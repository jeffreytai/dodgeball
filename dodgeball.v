==> flow/design.v <==
module dodgeball(clk_100mhz,rst,pause,btn_up,btn_left,btn_down,btn_right,sw,CA,CB,CC,CD,CE,CF,CG,AN0,AN1,AN2,AN3,hsync,vsync,rgb);
	input clk_100mhz, rst, pause, btn_up, btn_left, btn_down, btn_right;
	input [2:0] sw;
	output CA,CB,CC,CD,CE,CF,CG,AN0,AN1,AN2,AN3,hsync,vsync;
	output [7:0] rgb;
	wire clk_1hz, tc1, tc2, tc3;
	wire [3:0] val1, val2, val3, val4;
	wire [11:0] x, y;
	wire up, down, left, right;
	wire [1:0] random;
	wire gameover;
	vga_sync vga0(.clk(clk_100mhz),.hsync(hsync), .vsync(vsync),.x(x), .y(y));
	clock_1hz c1(.clk_100mhz(clk_100mhz),.clk_1hz(clk_1hz),.rst(rst),.random(random),.gameover(gameover));
	counter10 ctr1(.clk(clk_1hz),.rst(rst),.pause(pause),.val(val1),.tc(tc1));
	counter10 ctr2(.clk(tc1),.rst(rst),.pause(pause),.val(val2),.tc(tc2));
	counter10 ctr3(.clk(tc2),.rst(rst),.pause(pause),.val(val3),.tc(tc3));
	counter10 ctr4(.clk(tc3),.rst(rst),.pause(pause),.val(val4));
	display disp(.clk_100mhz(clk_100mhz),.rst(rst),.val1(val1),.val2(val2),.val3(val3),.val4(val4),.CA(CA),.CB(CB),.CC(CC),.CD(CD),.CE(CE),.CF(CF),.CG(CG),.AN0(AN0),.AN1(AN1),.AN2(AN2),.AN3(AN3));
	graphic grap(.clk_100mhz(clk_100mhz),.rst(rst), .pause(pause), .sw(sw), .up(btn_up), .down(btn_down), .left(btn_left), .right(btn_right), .x(x), .y(y), .rgb(rgb),.random(random),.gameover(gameover));
endmodule
module clock_1hz(clk_100mhz,clk_1hz,rst,random,gameover);
	input clk_100mhz, rst, gameover;
	output reg clk_1hz;
	output reg [1:0] random;
	reg [25:0] a;
	always @ (posedge clk_100mhz)
	begin
		if (rst)
		begin
			a <= 26'b000000000000000000000000000;
			clk_1hz <= 1'b1;
		end
		else if (gameover)
			a <= a;
		else if (a == 26'b10111110101111000010000000)
		begin
			a <= 26'b000000000000000000000000000;
			clk_1hz <= ~clk_1hz;
		end
		else
		begin
			a <= a + 1'b1;
			random[1] <= a[1];
			random[0] <= a[0];
		end
	end
endmodule 
module counter10(clk,rst,pause,val,tc);
	input clk, rst, pause;
	output reg [3:0] val;
	output reg tc;
	always @ (posedge clk or posedge rst or posedge pause)
	begin
		if(rst)
		begin
			val <= 4'b0000;
			tc <= 1'b0;
		end
		else if(pause)
			val <= val;
		else if(val == 4'b1001)
		begin
			val <= 4'b0000;
			tc <= 1'b1;
		end
		else
		begin
			val <= val + 1'b1;
			tc <= 1'b0;
		end 
	end
endmodule
module debouncer(clk_100mhz, in, out, rst);
	input clk_100mhz, in, rst;
	output reg out;
	reg [16:0] counter;
	reg clk_763hz;
	always @ (posedge clk_100mhz)
	begin
		if (counter == 17'b11111111111111111)
		begin
			clk_763hz <= 1'b1;
			counter <= 17'b00000000000000000;
		end
		else
		begin
			counter <= counter + 1'b1;
			clk_763hz <= 1'b0;
		end
	end
	reg [2:0] step_d;
	always @ (posedge clk_100mhz)
	begin
     if (rst)
       begin
          step_d[2:0]  <= 0;
       end
     else if (clk_763hz)
       begin
          step_d[2:0]  <= {in, step_d[2:1]};
       end
	end
	always @ (posedge clk_100mhz)
     if (rst)
       out <= 1'b0;
     else
       out <= ~step_d[0] & step_d[1] & clk_763hz;
endmodule
module display(clk_100mhz,rst,val1,val2,val3,val4,CA,CB,CC,CD,CE,CF,CG,AN0,AN1,AN2,AN3);
	input clk_100mhz, rst;
	input [3:0] val1, val2, val3, val4;
	output CA,CB,CC,CD,CE,CF,CG;
	output reg AN0,AN1,AN2,AN3;
	reg [3:0] val;
	decoder my_decoder(.bval(val),.CA(CA),.CB(CB),.CC(CC),.CD(CD),.CE(CE),.CF(CF),.CG(CG));
	wire clk_250hz;
	clock_250hz my_clock(.clk_100mhz(clk_100mhz),.clk_250hz(clk_250hz),.rst(rst));
	reg [1:0] counter;
	always @ (posedge clk_250hz or posedge rst)
	begin
		if(rst)
			counter <= 2'b00;
		else
		begin
			if (counter == 2'b00)
			begin
				val <= val1;
				AN0 <= 1'b0;
				AN1 <= 1'b1;
				AN2 <= 1'b1;
				AN3 <= 1'b1;
				counter <= counter + 1'b1;
			end
			else if (counter == 2'b01)
			begin
				val <= val2;
				AN0 <= 1'b1;
				AN1 <= 1'b0;
				AN2 <= 1'b1;
				AN3 <= 1'b1;
				counter <= counter + 1'b1;
			end
			else if (counter == 2'b10)
			begin
				val <= val3;
				AN0 <= 1'b1;
				AN1 <= 1'b1;
				AN2 <= 1'b0;
				AN3 <= 1'b1;
				counter <= counter + 1'b1;
			end
			else
			begin
				counter <= 2'b00;
				val <= val4;
				AN0 <= 1'b1;
				AN1 <= 1'b1;
				AN2 <= 1'b1;
				AN3 <= 1'b0;
			end	
		end
	end
endmodule
module clock_250hz(clk_100mhz,clk_250hz,rst);
	input clk_100mhz, rst;
	output reg clk_250hz;
	reg [17:0] a;
	always @ (posedge clk_100mhz)
	begin
		if (rst)
		begin
			a <= 18'b0000000000000000000;
			clk_250hz <= 1'b1;
		end
		else if (a == 18'b110000110101000000)
		begin
			a <= 18'b0000000000000000000;
			clk_250hz <= ~clk_250hz;
		end
		else
			a <= a + 1'b1;
	end
endmodule 
module decoder(bval,CA,CB,CC,CD,CE,CF,CG);
	input [3:0] bval;
	output reg CA,CB,CC,CD,CE,CF,CG;
	always @ (*)
	begin
	if (bval == 4'b0000)
		begin
			CA = 0;
			CB = 0;
			CC = 0;
			CD = 0; 
			CE = 0;
			CF = 0;
			CG = 1;
		end
		else if (bval == 4'b0001)
		begin
			CA = 1;
			CB = 0;
			CC = 0;
			CD = 1; 
			CE = 1;
			CF = 1;
			CG = 1;
		end
		else if (bval == 4'b0010)
		begin
			CA = 0;
			CB = 0;
			CC = 1;
			CD = 0; 
			CE = 0;
			CF = 1;
			CG = 0;
		end
		else if (bval == 4'b0011)
		begin
			CA = 0;
			CB = 0;
			CC = 0;
			CD = 0; 
			CE = 1;
			CF = 1;
			CG = 0;
		end
		else if (bval == 4'b0100)
		begin
			CA = 1;
			CB = 0;
			CC = 0;
			CD = 1; 
			CE = 1;
			CF = 0;
			CG = 0;
		end
		else if (bval == 4'b0101)
		begin
			CA = 0;
			CB = 1;
			CC = 0;
			CD = 0; 
			CE = 1;
			CF = 0;
			CG = 0;
		end
		else if (bval == 4'b0110)
		begin
			CA = 0;
			CB = 1;
			CC = 0;
			CD = 0; 
			CE = 0;
			CF = 0;
			CG = 0;
		end
		else if (bval == 4'b0111)
		begin
			CA = 0;
			CB = 0;
			CC = 0;
			CD = 1; 
			CE = 1;
			CF = 1;
			CG = 1;
		end
		else if (bval == 4'b1000)
		begin
			CA = 0;
			CB = 0;
			CC = 0;
			CD = 0; 
			CE = 0;
			CF = 0;
			CG = 0;
		end
		else if (bval == 4'b1001)
		begin
			CA = 0;
			CB = 0;
			CC = 0;
			CD = 1; 
			CE = 1;
			CF = 0;
			CG = 0;
		end
		else
		begin
			CA = 1;
			CB = 1;
			CC = 1;
			CD = 1; 
			CE = 1;
			CF = 1;
			CG = 1;
		end
	end
endmodule
Reports on debouncer
Tool output for the design above, in the order of the flow. Line numbers count from 1 in the design file above. Operators: Yosys type, input widths -> output width; for muxes data width and select width s. Library cell names are shortened. The mark n/a stands for no value.

Top: debouncer. Clock input: clk_100mhz. Standard-cell library: sky130hd. Corner: tt_025C_1v80.

Elaborated design
Source: Yosys, flattened and elaborated, memories not mapped. Widths are those after wreduce; folded enables and synchronous resets count as part of the registers. Registers that Yosys merges into a memory's read port (data or address) are not register bits. Print and check cells do not count. Equal cells are merged and count once.

Under add/subtract/negate cells stands 1. Equal/unequal tests: 1. Bitwise logic cells: 3. Under mux-type cells stands 1.

Operators with widths (number): $add 17x1->17 const B (1); $eq 17x17->1 const B (1); $and 1x1->1 (2); $not 1->1 (1); $mux 1 (1).

The entry for register bits after elaboration reads 22. For cells after elaboration the number is 10. Input bits: 3. The figure for output and inout bits is 1.

Longest topological paths
Depth = most cells in a row (Yosys ltp): at word level without a register or memory, in the mapped netlist without a sequential cell, where the memories' decode and read muxes count.

Under word-level depth stands 3. Under ABC_AREA stands 0. Under depth in mapped cells stands 9. Under mapped depth without buffers stands 8.

After synthesis
Source: synth_stat.txt of the flow (Yosys; design flattened, memories mapped). It holds for the ABC_AREA given above (unset counts as 0); a run with the other value may have another netlist.

Cells by type: dfxtp_1 (number 22, area in all 440.422 sq um); xnor2_1 (number 11, area in all 96.342 sq um); nor2_1 (number 24, area in all 90.086 sq um); ha_1 (number 3, area in all 37.536 sq um); nor4_2 (number 3, area in all 37.536 sq um); nand3_1 (number 7, area in all 35.034 sq um); mux2i_1 (number 3, area in all 30.029 sq um); nand4_1 (number 4, area in all 25.024 sq um); nand4_4 (number 1, area in all 21.27 sq um); nor4_4 (number 1, area in all 21.27 sq um); xor2_1 (number 2, area in all 17.517 sq um); nor2b_1 (number 2, area in all 12.512 sq um); inv_1 (number 3, area in all 11.261 sq um); nand2_1 (number 3, area in all 11.261 sq um); nor3_1 (number 2, area in all 10.01 sq um); nor4bb_1 (number 1, area in all 10.01 sq um); a31o_2 (number 1, area in all 8.758 sq um); clkbuf_1 (number 2, area in all 7.507 sq um).

Not listed: further types 4, cells in them 4.

For synthesis area the number is 0.0009459 sq mm. The entry for mapped flip-flops reads 22. Sequential part of the area: 0.0004404 sq mm. Under cell count stands 99. The entry for buffer cells reads 3.

Path before layout
Path of least setup slack by OpenSTA after synthesis, without wires, with an ideal clock, recovery checks aside; 20% of the period is set as input and as output delay. Where synthesis merged equal registers, the netlist keeps one of their names.

Path kind: flip-flop to flip-flop. Start: register counter[0]. End: register counter[11]. The entry for data required time reads 3.342 ns. For path buffers the number is 2. Launch time at the first pin: 0.000 ns. The entry for slack reads 1.496 ns. Under data arrival time stands 1.847 ns. Library setup time: 0.128 ns. Under driving pins on the path stands 9. For clock period the number is 3.47 ns. Under path delay stands 1.975 ns. The entry for synthesis period reached reads 1.974 ns.

"path delay" is the arrival time less input delay plus setup time. "driving pins on the path" counts driving pins, that of a launching flip-flop among them; a cell with two outputs on the path counts twice. "synthesis period reached" = period - worst setup slack (recovery checks aside). The figure is calculated, with input and output delays left at 20% of the set period. The rows between start and end are the longest chain of elaborated cells between them; the timing report does not say that the signal goes this way. Where chains are equally long, one stands for them. A line is the first line of the expression or statement that the cell stems from. Yosys adds cells for indexed reads and writes and turns some case tables into memories.

Cells stage by stage: dfxtp_1 -> ha_1 -> nand4_4 -> nor2_1 -> and3_1 -> ha_1 -> clkbuf_1 -> clkbuf_1 -> nor2_1. The figure for length of the longest elaborated chain is 1. Elaborated cells on any way between the ends: 2. Source lines of those cells: 2. Those cells by class: add/sub: 1; eq/ne: 1.

Ends and longest elaborated chain, after synthesis: start: declaration (line 76) `reg [16:0] counter;`; start: assignment (line 83) `counter <= 17'b00000000000000000;`; start: assignment (line 87) `counter <= counter + 1'b1;`; $add 17x1->17 (line 87); end: assignment (line 83); end: assignment (line 87); end: declaration (line 76).

Path in the finished layout
Path of least setup slack in the final report of flow run A (OpenROAD, finished layout, wires in). Where an end is a register, its clock arrival counts in the times.

Path kind: flip-flop to flip-flop. Start: register counter[0]. End: register counter[13]. For path buffers the number is 0. Under driving pins on the path stands 9. Under data arrival time stands 2.15 ns. The entry for slack reads 0.22 ns. For clock period the number is 2.16 ns. The entry for data required time reads 2.37 ns. Library setup time: 0.09 ns. Launch time at the first pin: 0.30 ns.

The rows between start and end are the longest chain of elaborated cells between them; the timing report does not say that the signal goes this way. Where chains are equally long, one stands for them.

Cells stage by stage: dfxtp_1 -> ha_1 -> nand4_4 -> nor2_1 -> and3_1 -> ha_1 -> nand2b_1 -> a21oi_1 -> a31o_2. The figure for length of the longest elaborated chain is 1. Elaborated cells on any way between the ends: 2. Source lines of those cells: 2. Those cells by class: add/sub: 1; eq/ne: 1.

Ends and longest elaborated chain, post-layout: start: declaration (line 76) `reg [16:0] counter;`; start: assignment (line 83) `counter <= 17'b00000000000000000;`; start: assignment (line 87) `counter <= counter + 1'b1;`; $add 17x1->17 (line 87); end: assignment (line 83); end: assignment (line 87); end: declaration (line 76).

## Implementation results

Module debouncer, platform sky130hd: 2 stored runs of the flow (Yosys, OpenROAD) with differing settings, in no particular order. Input and output delays are each 20% of the period that was set; the output load is 0.01 pF. "allowed time less slack (worst setup path)" is the time allowed to the run's worst setup path (the clock period less input and output delay, where it has them) less its slack. Clock arrival times count: a late capture clock shortens it, a late launch clock lengthens it.

Flow run A has these settings: period_ns 2.16; CORE_UTILIZATION 48; PLACE_DENSITY 0.75; TNS_END_PERCENT 80; GPL_ROUTABILITY_DRIVEN 0; CTS_CLUSTER_SIZE 24; CTS_CLUSTER_DIAMETER 319; CAP_MARGIN 35; SLEW_MARGIN 20; MIN_ROUTING_LAYER met2; CORE_MARGIN 2. For the final design utilization the run shows 55.1 %. The area of the synthesized netlist is 0.0009459 sq mm. The worst-case hold slack reads 0.443 ns. For the overall die area the run shows 0.0023416 sq mm. The standard-cell area after routing comes to 0.0010485 sq mm. The allowed time less slack (worst setup path) is 1.94 ns. Type of the worst setup path: flip-flop to flip-flop. For the post-route setup TNS the run shows 0.000 ns. The worst slack on setup checks is 0.222 ns.

Flow run B has these settings: period_ns 2.34; CORE_UTILIZATION 33; SETUP_SLACK_MARGIN -0.1; PLACE_DENSITY 0.59; HOLD_SLACK_MARGIN 0.07; CORE_ASPECT_RATIO 0.58; CTS_CLUSTER_DIAMETER 327; CAP_MARGIN 25; MAX_ROUTING_LAYER met4; CORE_MARGIN 2; SLEW_MARGIN 20. For the final design utilization the run shows 40.2 %. The area of the synthesized netlist is 0.0009459 sq mm. The worst-case hold slack reads 0.439 ns. For the overall die area the run shows 0.0033268 sq mm. The standard-cell area after routing comes to 0.0010698 sq mm. The allowed time less slack (worst setup path) is 1.91 ns. Type of the worst setup path: flip-flop to flip-flop. For the post-route setup TNS the run shows 0.000 ns. The worst slack on setup checks is 0.427 ns.
